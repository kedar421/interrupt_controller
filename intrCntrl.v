==> flow/design.v <==
`timescale 1ns / 1ps 
module INTR_CNTRL (
        input   wire            clk_in,      
        input   wire            rst_in,      
        input   wire    [7:0]   intr_rq,     
        inout   wire    [7:0]   intr_bus,    
        input   wire            intr_in,     
        output  wire            intr_out,    
        output  wire            bus_oe       
    );
    localparam  [3:0]   S_Reset                 = 4'b0000,   
                        S_GetCommands           = 4'b0001,   
                        S_JumpIntMethod         = 4'b0010,   
                        S_StartPolling          = 4'b0011,   
                        S_TxIntInfoPolling      = 4'b0100,   
                        S_AckTxInfoRxPolling    = 4'b0101,   
                        S_AckISRDonePolling     = 4'b0110,   
                        S_StartPriority         = 4'b0111,   
                        S_TxIntInfoPriority     = 4'b1000,   
                        S_AckTxInfoRxPriority   = 4'b1001,   
                        S_AckISRDonePriority    = 4'b1010,   
                        S_Reserved1             = 4'b1011,   
                        S_Reserved2             = 4'b1100,   
                        S_Reserved3             = 4'b1101,   
                        S_Reserved4             = 4'b1110,   
                        S_Reserved5             = 4'b1111;   
    reg     [3:0]   state_reg, state_next;           
    reg     [1:0]   cmdMode_reg, cmdMode_next;       
    reg     [1:0]   cmdCycle_reg, cmdCycle_next;     
    reg     [2:0]   intrIndex_reg, intrIndex_next;   
    reg     [2:0]   intrPtr_reg, intrPtr_next;       
    reg     [2:0]   prior_table_next [0:7]; 
    reg     [2:0]   prior_table_reg [0:7];
    reg             oe_reg, oe_next;                 
    reg     [7:0]   intrBus_reg, intrBus_next;       
    reg             intrOut_reg, intrOut_next;       
    integer         i;
    always @ (posedge clk_in or posedge rst_in) begin
        if (rst_in) begin
            state_reg           <=  S_Reset;
            cmdMode_reg         <=  2'b00;
            cmdCycle_reg        <=  2'b00;
            oe_reg              <=  1'b0;
            intrBus_reg         <=  8'bzzzzzzzz;
            intrOut_reg         <=  1'b0;
            intrIndex_reg       <=  3'b000;
            intrPtr_reg         <=  3'b000;
            for (i = 0; i < 8; i = i + 1) begin
                prior_table_reg[i]  <=  3'b000;
            end
        end
        else begin
            state_reg           <=  state_next;
            cmdMode_reg         <=  cmdMode_next;
            cmdCycle_reg        <=  cmdCycle_next;
            intrBus_reg         <=  intrBus_next;
            intrOut_reg         <=  intrOut_next;
            oe_reg              <=  oe_next;
            intrIndex_reg       <=  intrIndex_next;
            intrPtr_reg         <=  intrPtr_next;
            for (i = 0; i < 8; i = i + 1) begin
                prior_table_reg[i]  <=  prior_table_next[i];
            end
        end
    end
    always @(*) begin
        state_next          =   state_reg;
        cmdMode_next        =   cmdMode_reg;
        cmdCycle_next       =   cmdCycle_reg;
        oe_next             =   oe_reg;
        intrOut_next        =   intrOut_reg;
        intrBus_next        =   intrBus_reg;
        intrIndex_next      =   intrIndex_reg;
        intrPtr_next        =   intrPtr_reg;
        for (i = 0; i < 8; i = i + 1) begin
            prior_table_next[i] =   prior_table_reg[i];
        end
        case (state_reg)
            S_Reset: begin  
                cmdMode_next        =   2'b00;
                cmdCycle_next       =   2'b00;
                intrIndex_next      =   3'b000;
                intrPtr_next        =   3'b000;
                for (i = 0; i < 8; i = i + 1) begin
                    prior_table_next[i] =   3'b000;
                end
                oe_next             =   1'b0;
                state_next  =   S_GetCommands;           
            end
            S_GetCommands: begin  
                oe_next =   1'b0;
                case (intr_bus[1:0])
                    2'b01: begin                                                 
                        cmdMode_next    =   2'b01;                               
                        state_next      =   S_JumpIntMethod;                     
                    end
                    2'b10: begin                                                 
                        case (cmdCycle_reg)
                            2'b00: begin
                                prior_table_next[0] =   intr_bus[7:5];           
                                prior_table_next[1] =   intr_bus[4:2];           
                                state_next          =   S_GetCommands;
                                cmdCycle_next       =   cmdCycle_reg + 1'b1;
                            end
                            2'b01: begin
                                prior_table_next[2] =   intr_bus[7:5];           
                                prior_table_next[3] =   intr_bus[4:2];           
                                state_next          =   S_GetCommands;
                                cmdCycle_next       =   cmdCycle_reg + 1'b1;
                            end
                            2'b10: begin
                                prior_table_next[4] =   intr_bus[7:5];           
                                prior_table_next[5] =   intr_bus[4:2];           
                                state_next          =   S_GetCommands;
                                cmdCycle_next       =   cmdCycle_reg + 1'b1;
                            end
                            2'b11: begin
                                prior_table_next[6] =   intr_bus[7:5];           
                                prior_table_next[7] =   intr_bus[4:2];           
                                state_next          =   S_JumpIntMethod;         
                                cmdCycle_next       =   cmdCycle_reg + 1'b1;
                                cmdMode_next        =   2'b10;                   
                            end
                            default: begin
                                state_next      =   S_GetCommands;               
                                cmdCycle_next   =   2'b00;                       
                                cmdMode_next    =   2'b00;                       
                            end
                        endcase
                    end
                    default: begin                                               
                        state_next  =   S_GetCommands;
                    end
                endcase
            end
            S_JumpIntMethod: begin  
                intrIndex_next  =   3'b000;
                intrPtr_next    =   3'b000;
                case (cmdMode_reg)
                    2'b01: begin                             
                        state_next  =   S_StartPolling;
                    end
                    2'b10: begin                             
                        state_next  =   S_StartPriority;
                    end
                    default: begin                           
                        state_next  =   S_Reset;
                    end
                endcase
                oe_next         =   1'b0;                    
            end
            S_StartPolling: begin  
                if (intr_rq[intrIndex_reg]) begin            
                    intrOut_next    =   1'b1;                
                    state_next      =   S_TxIntInfoPolling;  
                end
                else begin                                   
                    intrOut_next    =   1'b0;                
                    intrIndex_next  =   intrIndex_reg + 1;   
                end
                oe_next         =   1'b0;                    
            end
            S_TxIntInfoPolling: begin  
                if (~intr_in) begin                                  
                    intrOut_next    =   1'b0;                        
                    intrBus_next    =   {5'b01011, intrIndex_reg};   
                    oe_next         =   1'b1;                        
                    state_next      =   S_AckTxInfoRxPolling;        
                end                                                  
                else
                    state_next      =   S_TxIntInfoPolling;
            end
            S_AckTxInfoRxPolling: begin  
                if (~intr_in) begin                                  
                    oe_next         =   1'b0;                        
                    state_next      =   S_AckISRDonePolling;         
                end                                                  
            end
            S_AckISRDonePolling: begin  
                if ((~intr_in) && (intr_bus[7:3] == 5'b10100) && (intr_bus[2:0] == intrIndex_reg)) begin
                    state_next  =   S_StartPolling;
                end
                else if ((~intr_in) && (intr_bus[7:3] != 5'b10100) && (intr_bus[2:0] != intrIndex_reg)) begin
                    state_next  =   S_Reset;
                end
                else begin
                    state_next  =   S_AckISRDonePolling;             
                end
            end
            S_StartPriority: begin  
                if (intr_rq[prior_table_reg[0]]) begin               
                    intrPtr_next    =   prior_table_reg[0];          
                    intrOut_next    =   1'b1;                        
                    state_next      =   S_TxIntInfoPriority;         
                end
                else if (intr_rq[prior_table_reg[1]]) begin          
                    intrPtr_next    =   prior_table_reg[1];          
                    intrOut_next    =   1'b1;
                    state_next      =   S_TxIntInfoPriority;
                end
                else if (intr_rq[prior_table_reg[2]]) begin
                    intrPtr_next    =   prior_table_reg[2];
                    intrOut_next    =   1'b1;
                    state_next      =   S_TxIntInfoPriority;
                end
                else if (intr_rq[prior_table_reg[3]]) begin
                    intrPtr_next    =   prior_table_reg[3];
                    intrOut_next    =   1'b1;
                    state_next      =   S_TxIntInfoPriority;
                end
                else if (intr_rq[prior_table_reg[4]]) begin
                    intrPtr_next    =   prior_table_reg[4];
                    intrOut_next    =   1'b1;
                    state_next      =   S_TxIntInfoPriority;
                end
                else if (intr_rq[prior_table_reg[5]]) begin
                    intrPtr_next    =   prior_table_reg[5];
                    intrOut_next    =   1'b1;
                    state_next      =   S_TxIntInfoPriority;
                end
                else if (intr_rq[prior_table_reg[6]]) begin
                    intrPtr_next    =   prior_table_reg[6];
                    intrOut_next    =   1'b1;
                    state_next      =   S_TxIntInfoPriority;
                end
                else if (intr_rq[prior_table_reg[7]]) begin
                    intrPtr_next    =   prior_table_reg[7];
                    intrOut_next    =   1'b1;
                    state_next      =   S_TxIntInfoPriority;
                end
                else begin                                           
                    state_next  =   S_StartPriority;                 
                end
                oe_next         =   1'b0;                            
            end
            S_TxIntInfoPriority: begin  
                if (~intr_in) begin                                  
                    intrOut_next    =   1'b0;                        
                    intrBus_next    =   {5'b10011, intrPtr_reg};     
                    oe_next         =   1'b1;                        
                    state_next      =   S_AckTxInfoRxPriority;       
                end                                                  
            end
            S_AckTxInfoRxPriority: begin  
                if (~intr_in) begin                                  
                    oe_next         =   1'b0;                        
                    state_next      =   S_AckISRDonePriority;        
                end
            end
            S_AckISRDonePriority: begin  
                if ((~intr_in) && (intr_bus[7:3] == 5'b01100) && (intr_bus[2:0] == intrPtr_reg)) begin
                    state_next  =   S_StartPriority;
                end
                else if ((~intr_in) && (intr_bus[7:3] != 5'b01100) && (intr_bus[2:0] != intrPtr_reg)) begin
                    state_next  =   S_Reset;
                end
                else begin
                    state_next  =   S_AckISRDonePriority;            
                end
            end
            default: begin
                state_next      =   S_Reset;
                oe_next         =   1'b0;
            end
        endcase
    end
    assign intr_out =   intrOut_reg;
    assign intr_bus =   (oe_reg) ? intrBus_reg : 8'bzzzzzzzz;
    assign bus_oe   =   oe_reg;
endmodule  
== Reports on INTR_CNTRL ==
What the tools print for INTR_CNTRL, step after step.
Lines are those of the file above, counted from 1.
Operators: Yosys type, input widths -> output width; for muxes data width and select width s.
Library cell names are shortened.
Not given: --
Inputs
  design top: INTR_CNTRL
  clock port: clk_in
  library: sky130hd
  library corner: tt_025C_1v80

== Elaborated design ==
Yosys after proc, flatten, opt, wreduce and memory -nomap, before mapping. Print and check cells are not counted.
Cells by class
  $add $sub $neg: 2
  equality and inequality tests: 41
  shift-type cells: 9
  multiplexer cells: 79
  bitwise logic cells: 2
  reduce/logical cells: 36
Operators by type and width (count)
  $mux 3: 27
  $shiftx 8x3->1: 9
  $pmux 3 s2: 11
  $mux 4: 14
  $pmux 4 s11: 1
  $ne 2x2->1 const B: 13
  $reduce_and 3->1: 8
  $mux 8: 3
  $eq 4x3->1 const B: 4
  $pmux 8 s2: 1
  $pmux 4 s2: 2
  $reduce_or 3->1: 4
  $eq 4x4->1 const B: 3
  $mux 1: 12
  $pmux 2 s2: 3
  $ne 9x9->1 const B: 1
  $logic_and 1x1->1: 8
  $eq 2x2->1 const B: 4
  $reduce_bool 2->1: 4
  $reduce_or 2->1: 4
  $eq 4x2->1 const B: 2
  $eq 2x1->1 const B: 3
  $reduce_and 2->1: 3
  $eq 3x3->1: 2
  $ne 3x3->1: 2
  $ne 3x3->1 const B: 2
  $pmux 1 s3: 2
  $mux 2: 3
Other operator kinds: 13; their cells: 14.
Word-level totals
  register bits after elaboration: 48
  bits of input ports: 11
  output and inout port bits: 10
  elaborated cells: 185

== Logic depth ==
Longest topological path by Yosys (ltp), each cell counted once; first at word level (registers and memories cut), then after technology mapping (sequential cells cut; the memories' decode and read muxes count).
Depth
  word-level depth: 10
  ABC_AREA: 0
  mapped depth: 7
  mapped depth without buffers: 6

== Netlist ==
Yosys stat after the flow's synthesis: flattened, memories mapped to cells. It holds for the ABC_AREA given above (unset counts as 0); a run with the other value may have another netlist.
Cell types
  dfrtp_1: count 44, total area 1.1E+03 µm²
  nand2_1: count 52, total area 195.187 µm²
  mux4_2: count 7, total area 157.651 µm²
  o21ai_0: count 27, total area 135.13 µm²
  mux2i_1: count 13, total area 130.125 µm²
  ha_1: count 7, total area 87.584 µm²
  inv_1: count 17, total area 63.811 µm²
  a22o_1: count 6, total area 52.55 µm²
  xnor2_1: count 6, total area 52.55 µm²
  nor2_1: count 13, total area 48.797 µm²
  mux2_2: count 4, total area 45.043 µm²
  mux2i_4: count 2, total area 45.043 µm²
  a21o_1: count 5, total area 37.536 µm²
  a22oi_1: count 5, total area 37.536 µm²
  nand2b_1: count 6, total area 37.536 µm²
  o22ai_1: count 6, total area 37.536 µm²
  clkbuf_1: count 9, total area 33.782 µm²
  a211oi_1: count 4, total area 30.029 µm²
Other cell types: 28; their cells: 51.
Mapped netlist
  cells in the netlist: 284
  synthesis area: 2706.3 µm²
  area of sequential cells: 1127.3 µm²
  flip-flop cells: 45
  buffer cells: 14

== Worst setup path after synthesis ==
Source: OpenSTA report_checks on the synthesized netlist (no wires, ideal clock, input and output delay 20% of the period each), path of least setup slack; recovery checks are left aside. Register names are those of the netlist, which keeps one name where synthesis merged equal registers.
Timing post-synthesis
  path type: reg2reg
  start point: register prior_table_reg[5][0]
  end point: register intrPtr_reg[0]
  period: 1.69 ns
  library setup time: 0.122 ns
  launch time at the first pin: 0.000 ns
  arrival time: 1.603 ns
  data required time: 1.568 ns
  path slack: -0.035 ns
  delay of the path: 1.725 ns
  stages on the path: 7
  path buffers: 1
  period reached after synthesis: 1.725 ns
"delay of the path" is the arrival time less input delay plus setup time.
"stages on the path" counts driving pins, that of a launching flip-flop among them; a cell with two outputs on the path counts twice.
"period reached after synthesis" = period - worst setup slack (recovery checks aside). The figure is calculated, with input and output delays left at 20% of the set period.
The rows between start and end are the longest chain of elaborated cells between them; the timing report does not say that the signal goes this way. Where chains are equally long, one stands for them.
A line is the first line of the expression or statement that the cell stems from. Yosys adds cells for indexed reads and writes and turns some case tables into memories.
Between the ends, post-synthesis
  path through: dfrtp_1 -> buf_6 -> mux4_2 -> a22o_1 -> a22oi_1 -> o21bai_1 -> a32o_1
  cells in the longest elaborated chain: 8
  elaborated cells on any way between the ends: 10
  source lines of those cells: 7
  classes of those cells: eq/ne (1); shift (1); mux (7); reduce/logical (1)
RTL lines, path post-synthesis
  start: declaration: line 33  | reg     [2:0]   prior_table_reg [0:7];
  start: assignment: line 49  | prior_table_reg[i]  <=  3'b000;
  start: assignment: line 62  | prior_table_reg[i]  <=  prior_table_next[i];
  $shiftx 8x3->1: line 216  | else if (intr_rq[prior_table_reg[5]]) begin
  $mux 3: line 216
  $mux 3: line 211  | else if (intr_rq[prior_table_reg[4]]) begin
  $mux 3: line 206  | else if (intr_rq[prior_table_reg[3]]) begin
  $mux 3: line 201  | else if (intr_rq[prior_table_reg[2]]) begin
  $mux 3: line 196  | else if (intr_rq[prior_table_reg[1]]) begin
  $mux 3: line 191  | if (intr_rq[prior_table_reg[0]]) begin
  $pmux 3 s2: line 78  | case (state_reg)
  end: assignment: line 47  | intrPtr_reg         <=  3'b000;
  end: assignment: line 60  | intrPtr_reg         <=  intrPtr_next;
  end: declaration: line 31  | reg     [2:0]   intrPtr_reg, intrPtr_next;

== Timing after layout ==
Path of least setup slack in the final report of flow run A (OpenROAD, finished layout, wires in). Where an end is a register, its clock arrival counts in the times.
Timing after layout
  path type: in2reg
  start point: input intr_rq[0]
  end point: register intrPtr_reg[0]
  period: 2.77 ns
  input delay: 0.55 ns
  library setup time: 0.10 ns
  launch time at the first pin: 0.55 ns
  arrival time: 2.43 ns
  data required time: 2.96 ns
  path slack: 0.54 ns
  stages on the path: 6
  path buffers: 1
The rows between start and end are the longest chain of elaborated cells between them; the timing report does not say that the signal goes this way. Where chains are equally long, one stands for them.
Between the ends, after layout
  path through: clkdlybuf4s50_1 -> mux4_2 -> a22o_1 -> a22oi_1 -> o21bai_1 -> a32o_1
  cells in the longest elaborated chain: 10
  elaborated cells on any way between the ends: 19
  source lines of those cells: 9
  classes of those cells: eq/ne (1); shift (8); mux (9); reduce/logical (1)
RTL lines, path after layout
  start: declaration: line 5  | input   wire    [7:0]   intr_rq,
  $shiftx 8x3->1: line 226  | else if (intr_rq[prior_table_reg[7]]) begin
  $mux 3: line 226
  $mux 3: line 221  | else if (intr_rq[prior_table_reg[6]]) begin
  $mux 3: line 216  | else if (intr_rq[prior_table_reg[5]]) begin
  $mux 3: line 211  | else if (intr_rq[prior_table_reg[4]]) begin
  $mux 3: line 206  | else if (intr_rq[prior_table_reg[3]]) begin
  $mux 3: line 201  | else if (intr_rq[prior_table_reg[2]]) begin
  $mux 3: line 196  | else if (intr_rq[prior_table_reg[1]]) begin
  $mux 3: line 191  | if (intr_rq[prior_table_reg[0]]) begin
  $pmux 3 s2: line 78  | case (state_reg)
  end: assignment: line 47  | intrPtr_reg         <=  3'b000;
  end: assignment: line 60  | intrPtr_reg         <=  intrPtr_next;
  end: declaration: line 31  | reg     [2:0]   intrPtr_reg, intrPtr_next;

Data sheet: physical implementation of INTR_CNTRL

Design INTR_CNTRL on sky130hd. What follows are 2 stored runs of the flow, each under its own settings; their order means nothing. The constraints put input and output delay at 20% of the set period each and load the outputs with 0.01 pF.
By "achieved clock period (ns)" is meant the clock period of the run minus its worst setup slack. This is arithmetic on one report: input and output delays are still those of the set period (20% each).
"worst setup path time (ns)" means the part of the period allowed to the worst setup path (the constraints hold back 20% at inputs and 20% at outputs) less its slack; where the path has registers, the arrival times of their clocks count too.
By "finish__power__total" is meant OpenSTA's value without simulated activity: inputs other than the clock are taken to toggle once in ten clock periods, and the tool carries that through the logic.

settings of flow run A
{
  "period_ns": 2.77,
  "CORE_UTILIZATION": 54,
  "PLACE_DENSITY_LB_ADDON": 0.01,
  "ABC_AREA": 0,
  "GPL_ROUTABILITY_DRIVEN": 1,
  "CAP_MARGIN": 20,
  "CORE_MARGIN": 2,
  "SLEW_MARGIN": 20
}
report of flow run A
yosys chip area after synthesis (um^2): 2706.3
finish__design__die__area: 5594.3
finish__design__instance__area__stdcell: 2997.9
finish__design__instance__utilization: 0.6264
finish__timing__setup__ws: 0.536
finish__timing__setup__tns: 0.000
finish__timing__hold__ws: 0.358
finish__power__total: 2.051e-03
achieved clock period (ns): 2.234
worst setup path time (ns): 1.68
worst setup path kind: in2reg

settings of flow run B
{
  "period_ns": 1.21,
  "CORE_UTILIZATION": 21,
  "SETUP_SLACK_MARGIN": 0.17,
  "PLACE_DENSITY_LB_ADDON": 0.14,
  "HOLD_SLACK_MARGIN": 0.13,
  "CORE_MARGIN": 5,
  "CELL_PAD_IN_SITES_DETAIL_PLACEMENT": 1,
  "TNS_END_PERCENT": 20,
  "ABC_AREA": 0,
  "CTS_CLUSTER_SIZE": 85,
  "CTS_CLUSTER_DIAMETER": 360,
  "CAP_MARGIN": 25,
  "MIN_ROUTING_LAYER": "met2",
  "MAX_ROUTING_LAYER": "met4",
  "SLEW_MARGIN": 20
}
report of flow run B
yosys chip area after synthesis (um^2): 2706.3
finish__design__die__area: 15257.2
finish__design__instance__area__stdcell: 4011.3
finish__design__instance__utilization: 0.3179
finish__timing__setup__ws: -0.589
finish__timing__setup__tns: -5.917
finish__timing__hold__ws: 0.055
finish__power__total: 6.155e-03
achieved clock period (ns): 1.799
worst setup path time (ns): 1.80
worst setup path kind: reg2reg
